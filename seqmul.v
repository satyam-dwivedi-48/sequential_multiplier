==> flow/design.v <==
module mult4X4 (Clk, St, Multiplier, Multiplicand, Done, Result); 
input Clk,St;  
input [3:0] Multiplier, Multiplicand; 
output Done; 
output [7:0] Result; 
reg [3:0] State;  
reg [8:0] ACC;  
initial 
begin 
    State =0;
    ACC = 0;
end 
always@(posedge Clk) 
begin 
   case (State) 
   0: 
		begin  
			if(St == 1'b1)
			begin 
				ACC[8:4] <= 5'b00000; 
				ACC[3:0] <= Multiplier; 
				State <= 1; 
			end
        end 
    1,3,5,7: 
        begin  
			if( ACC[0] == 1'b1)  
                begin 
				    ACC[8:4] <= {1'b0, ACC[7:4]} + Multiplicand; 
				    State<= State + 1;  
                end 
            else
                begin
                State <= State + 1; 
                end
        end
    2,4,6,8 : 
        begin
            ACC <= {1'b0, ACC[8:1]}; 
            State <= State + 1; 
        end
    9: 
        begin 
            State <= 0;
            ACC <= 0;
        end 
    endcase
end 
   assign Done = (State == 9)?1'b1:1'b0 ; 
   assign Result = (State == 9) ? ACC [7:0] : 8 'b00000000; 
endmodule
---- Reports on mult4X4 ----
What the tools print for mult4X4, step after step.
Line numbers count from 1 in the design file above.
Operators carry their Yosys type and port widths (W data, S select, Z words).
Cell names lack the library's common part.
Not given: n/a
design
  top ..................................... mult4X4
  clock port .............................. Clk
  standard-cell library ................... sky130hd
  library corner .......................... tt_025C_1v80

---- Elaborated design ----
Source: Yosys, flattened and elaborated, memories not mapped. Widths are those after wreduce. Registers that Yosys merges into a memory's read port (data or address) are not register bits. Print and check cells do not count. Equal cells are merged and count once.
word-level totals
  input bits .............................. 10
  output and inout bits ................... 9
  elaborated cells ........................ 35
  register bits after elaboration ......... 13
operators by class
  reductions and logical operators ........ 10
  eq/ne operators ......................... 11
  mux-type cells .......................... 9
  $add $sub $neg .......................... 2
operator list
  cell                   count
  $pmux W4 S3            2
  $pmux W5 S4            1
  $eq A4 B3 Y1 const B   4
  $mux W5                2
  $eq A4 B2 Y1 const B   2
  $eq A4 B4 Y1 const B   2
  $reduce_or A4 Y1       2
  $reduce_or A8 Y1       1
  $mux W8                1
  $mux W4                2
  $reduce_bool A3 Y1     2
  $add A4 B4 Y5          1
  $ne A2 B2 Y1 const B   2
  $reduce_and A2 Y1      2
  $add A4 B1 Y4 const B  1
  $eq A4 B1 Y1 const B   1
  $logic_not A4 Y1       1
  $reduce_bool A4 Y1     1
  $reduce_and A3 Y1      1
  $mux W1                1

---- Longest topological paths ----
Depth = most cells in a row (Yosys ltp): at word level without a register or memory, in the mapped netlist without a sequential cell, where the memories' decode and read muxes count.
logic depth
  depth after elaboration ................. 4
  ABC_AREA ................................ 0
  depth in mapped cells ................... 6
  gate-level depth less buffers ........... 5

---- Mapped cells and area ----
The flow's flattened synthesis, as Yosys stat reports it; memories are mapped. The netlist is that of the ABC_AREA named above (0 if unset); the other value can give another one.
The area totals of this step are shown rounded.
cell types
  cell type  count  area in all (um^2)
  edfxtp_1   13     390.374
  ha_1       8      100.096
  and2_1     9      56.304
  buf_6      4      45.043
  mux2_2     4      45.043
  nor2b_1    5      31.28
  a2111oi_4  1      27.526
  a22o_1     3      26.275
  fa_1       1      20.019
  nand3b_4   1      20.019
  nor2_1     5      18.768
  a21o_2     2      17.517
  a21oi_2    2      17.517
  xor2_1     2      17.517
  o21ai_4    1      16.266
  o21a_1     2      15.014
  a211oi_2   1      12.512
  a32o_1     1      10.01
Not listed: further types 16, cells in them 17.
synthesis totals
  buffer cells ............................ 4
  standard cells after synthesis .......... 82
  sequential area ......................... 0.00039 mm^2
  flip-flops .............................. 13
  mapped area ............................. 0.001 mm^2

---- Path before layout ----
OpenSTA on the mapped netlist: ideal clock, no wires. The path of least setup slack (recovery checks aside). Input and output delay are each 20% of the period. Register names are those of the netlist, which keeps one name where synthesis merged equal registers.
timing after synthesis
  path type ............................... flip-flop to flip-flop
  from .................................... register State[0]
  to ...................................... register ACC[4]
  slack ................................... 0.663 ns
  data arrival time ....................... 1.554 ns
  clock period ............................ 2.53 ns
  launch time at the first pin ............ 0.000 ns
  stages .................................. 7
  path delay .............................. 1.867 ns
  library setup time ...................... 0.313 ns
  buffers on the path ..................... 1
  data required time ...................... 2.217 ns
  synthesis period reached ................ 1.867 ns
"path delay" is the arrival time less input delay plus setup time.
"stages": output pins that drive a net of the path, with the launching flip-flop's if there is one; two outputs of one cell count as two.
"synthesis period reached" is the clock period less the worst setup slack; recovery checks do not enter. This is arithmetic on one report: input and output delays are still those of the set period (20% each).
Between the ends stands the longest chain of elaborated cells between them, by number of cells; it is not shown to be the way that was timed. Of several equally long chains one is given.
Each line given opens the expression or statement behind the cell; cells for indexed reads and writes are added by Yosys, which also makes memories of some case tables.
At most two assigning lines are given for a register; there are more.
Only ways into the end's enable, where the timed path ends, are counted here.
between the ends, after synthesis
  path through ............................ edfxtp_1 > inv_1 > ha_1 > buf_6 > nor4b_1 > a211oi_2 > o21a_1
  cells in the longest elaborated chain ... 4
  elaborated cells on any way between the ends .. 16
  those cells by class .................... eq/ne (11); reduce/logical (5)
ends and longest elaborated chain, after synthesis
  what                line  RTL
  start, declared     6     reg [3:0] State;
  start, assigned     30    State<= State + 1;
  start, assigned     34    State <= State + 1;
  $eq A4 B1 Y1        15    case (State)
  $reduce_or A4 Y1    15
  $reduce_bool A4 Y1  n/a
  $reduce_and A3 Y1   n/a
  end, assigned       29    ACC[8:4] <= {1'b0, ACC[7:4]} + Multiplicand;
  end, assigned       39    ACC <= {1'b0, ACC[8:1]};
  end, declared       7     reg [8:0] ACC;

---- Timing after layout ----
From the final timing report of flow run A: the path of least setup slack in the routed layout; clock arrival at registers is part of the times.
timing after layout
  path type ............................... flip-flop to output port
  from .................................... register State[1]
  to ...................................... output Result[5]
  external output delay ................... 0.44 ns
  clock period ............................ 2.18 ns
  stages .................................. 7
  data required time ...................... 1.74 ns
  slack ................................... 0.08 ns
  data arrival time ....................... 1.66 ns
  launch time at the first pin ............ 0.27 ns
  buffers on the path ..................... 2
Between the ends stands the longest chain of elaborated cells between them, by number of cells; it is not shown to be the way that was timed. Of several equally long chains one is given.
At most two assigning lines are given for a register; there are more.
between the ends, after layout
  path through ............................ edfxtp_1 > inv_1 > ha_2 > buf_4 > and3b_2 > and2_1 > dlygate4sd2_1
  cells in the longest elaborated chain ... 2
  elaborated cells on any way between the ends .. 2
  those cells by class .................... eq/ne (1); mux (1)
ends and longest elaborated chain, after layout
  what             line  RTL
  start, declared  6     reg [3:0] State;
  start, assigned  30    State<= State + 1;
  start, assigned  34    State <= State + 1;
  $eq A4 B4 Y1     50    assign Result = (State == 9) ? ACC [7:0] : 8 'b00000000;
  $mux W8          50
  end, declared    5     output [7:0] Result;

FLOW RESULTS
============

2 stored runs of mult4X4 in the flow (synthesis by Yosys, layout by OpenROAD, sky130hd cells), in arbitrary order. Constraints: input delay and output delay 20% of the set period each, output load 0.01 pF.
"achieved period" means the clock period less the worst setup slack. The figure is calculated, with input and output delays left at 20% of the set period.
"worst path time" = time allowed to the worst setup path (clock period - input delay - output delay, where it has them) - its slack; a late launch clock adds to it, a late capture clock takes from it.
"overall power": no workload was simulated; the value follows from the tool's default switching activity.
Results are given in rounded form.

======== flow run A ========
==> flow/run.sh <==
#!/bin/bash
# the make line also repeats the synthesis and layout settings of config.mk as NAME=value (left out here)
make -C /OpenROAD-flow-scripts/flow DESIGN_CONFIG=/design/flow/config.mk WORK_HOME=/design/flow/orfs CLKGATE_MAP_FILE= finish
==> flow/config.mk <==
export PLATFORM = sky130hd
export DESIGN_NAME = mult4X4
export DESIGN_NICKNAME = mult4X4
export VERILOG_FILES = /design/flow/design.v
export SDC_FILE = /design/flow/constraint.sdc
export NUM_CORES = 4
export LEC_CHECK = 0
export CAP_MARGIN = 20
export CORE_MARGIN = 2
export CORE_UTILIZATION = 40
export SETUP_SLACK_MARGIN = 0.01
export SLEW_MARGIN = 20
==> flow/constraint.sdc <==
create_clock -name core_clock -period 2.18 [get_ports {Clk}]
set_input_delay 0.4360 -clock core_clock [delete_from_list [all_inputs] [get_ports {Clk}]]
set_output_delay 0.4360 -clock core_clock [all_outputs]
set_load 0.01 [all_outputs]

-------- measured, flow run A --------
  overall power ........................... 2.01 mW
  worst path time ......................... 1.66 ns
  worst path kind ......................... flip-flop to output port
  achieved period ......................... 2.097 ns
  setup slack of the critical path ........ 0.083 ns
  chip area after synthesis (Yosys) ....... 0.001 mm^2
  standard-cell area after layout ......... 0.00129 mm^2
  post-route worst hold slack ............. 0.543 ns
  final utilization ....................... 52.9%
  setup total negative slack .............. 0.000 ns
  area inside the die boundary ............ 0.00292 mm^2

======== flow run B ========
==> flow/run.sh <==
#!/bin/bash
# the make line also repeats the synthesis and layout settings of config.mk as NAME=value (left out here)
make -C /OpenROAD-flow-scripts/flow DESIGN_CONFIG=/design/flow/config.mk WORK_HOME=/design/flow/orfs CLKGATE_MAP_FILE= finish
==> flow/config.mk <==
export PLATFORM = sky130hd
export DESIGN_NAME = mult4X4
export DESIGN_NICKNAME = mult4X4
export VERILOG_FILES = /design/flow/design.v
export SDC_FILE = /design/flow/constraint.sdc
export NUM_CORES = 4
export LEC_CHECK = 0
export CAP_MARGIN = 25
export CELL_PAD_IN_SITES_GLOBAL_PLACEMENT = 1
export CORE_MARGIN = 2
export CORE_UTILIZATION = 42
export CTS_CLUSTER_SIZE = 62
export GPL_ROUTABILITY_DRIVEN = 0
export GPL_TIMING_DRIVEN = 0
export PLACE_DENSITY = 0.68
export SETUP_SLACK_MARGIN = -0.13
export SLEW_MARGIN = 20
export TNS_END_PERCENT = 40
==> flow/constraint.sdc <==
create_clock -name core_clock -period 1.55 [get_ports {Clk}]
set_input_delay 0.3100 -clock core_clock [delete_from_list [all_inputs] [get_ports {Clk}]]
set_output_delay 0.3100 -clock core_clock [all_outputs]
set_load 0.01 [all_outputs]

-------- measured, flow run B --------
  overall power ........................... 3.80 mW
  worst path time ......................... 1.61 ns
  worst path kind ......................... flip-flop to output port
  achieved period ......................... 1.919 ns
  setup slack of the critical path ........ -0.369 ns
  chip area after synthesis (Yosys) ....... 0.001 mm^2
  standard-cell area after layout ......... 0.00161 mm^2
  post-route worst hold slack ............. 0.543 ns
  final utilization ....................... 72.2%
  setup total negative slack .............. -9.14 ns
  area inside the die boundary ............ 0.00279 mm^2
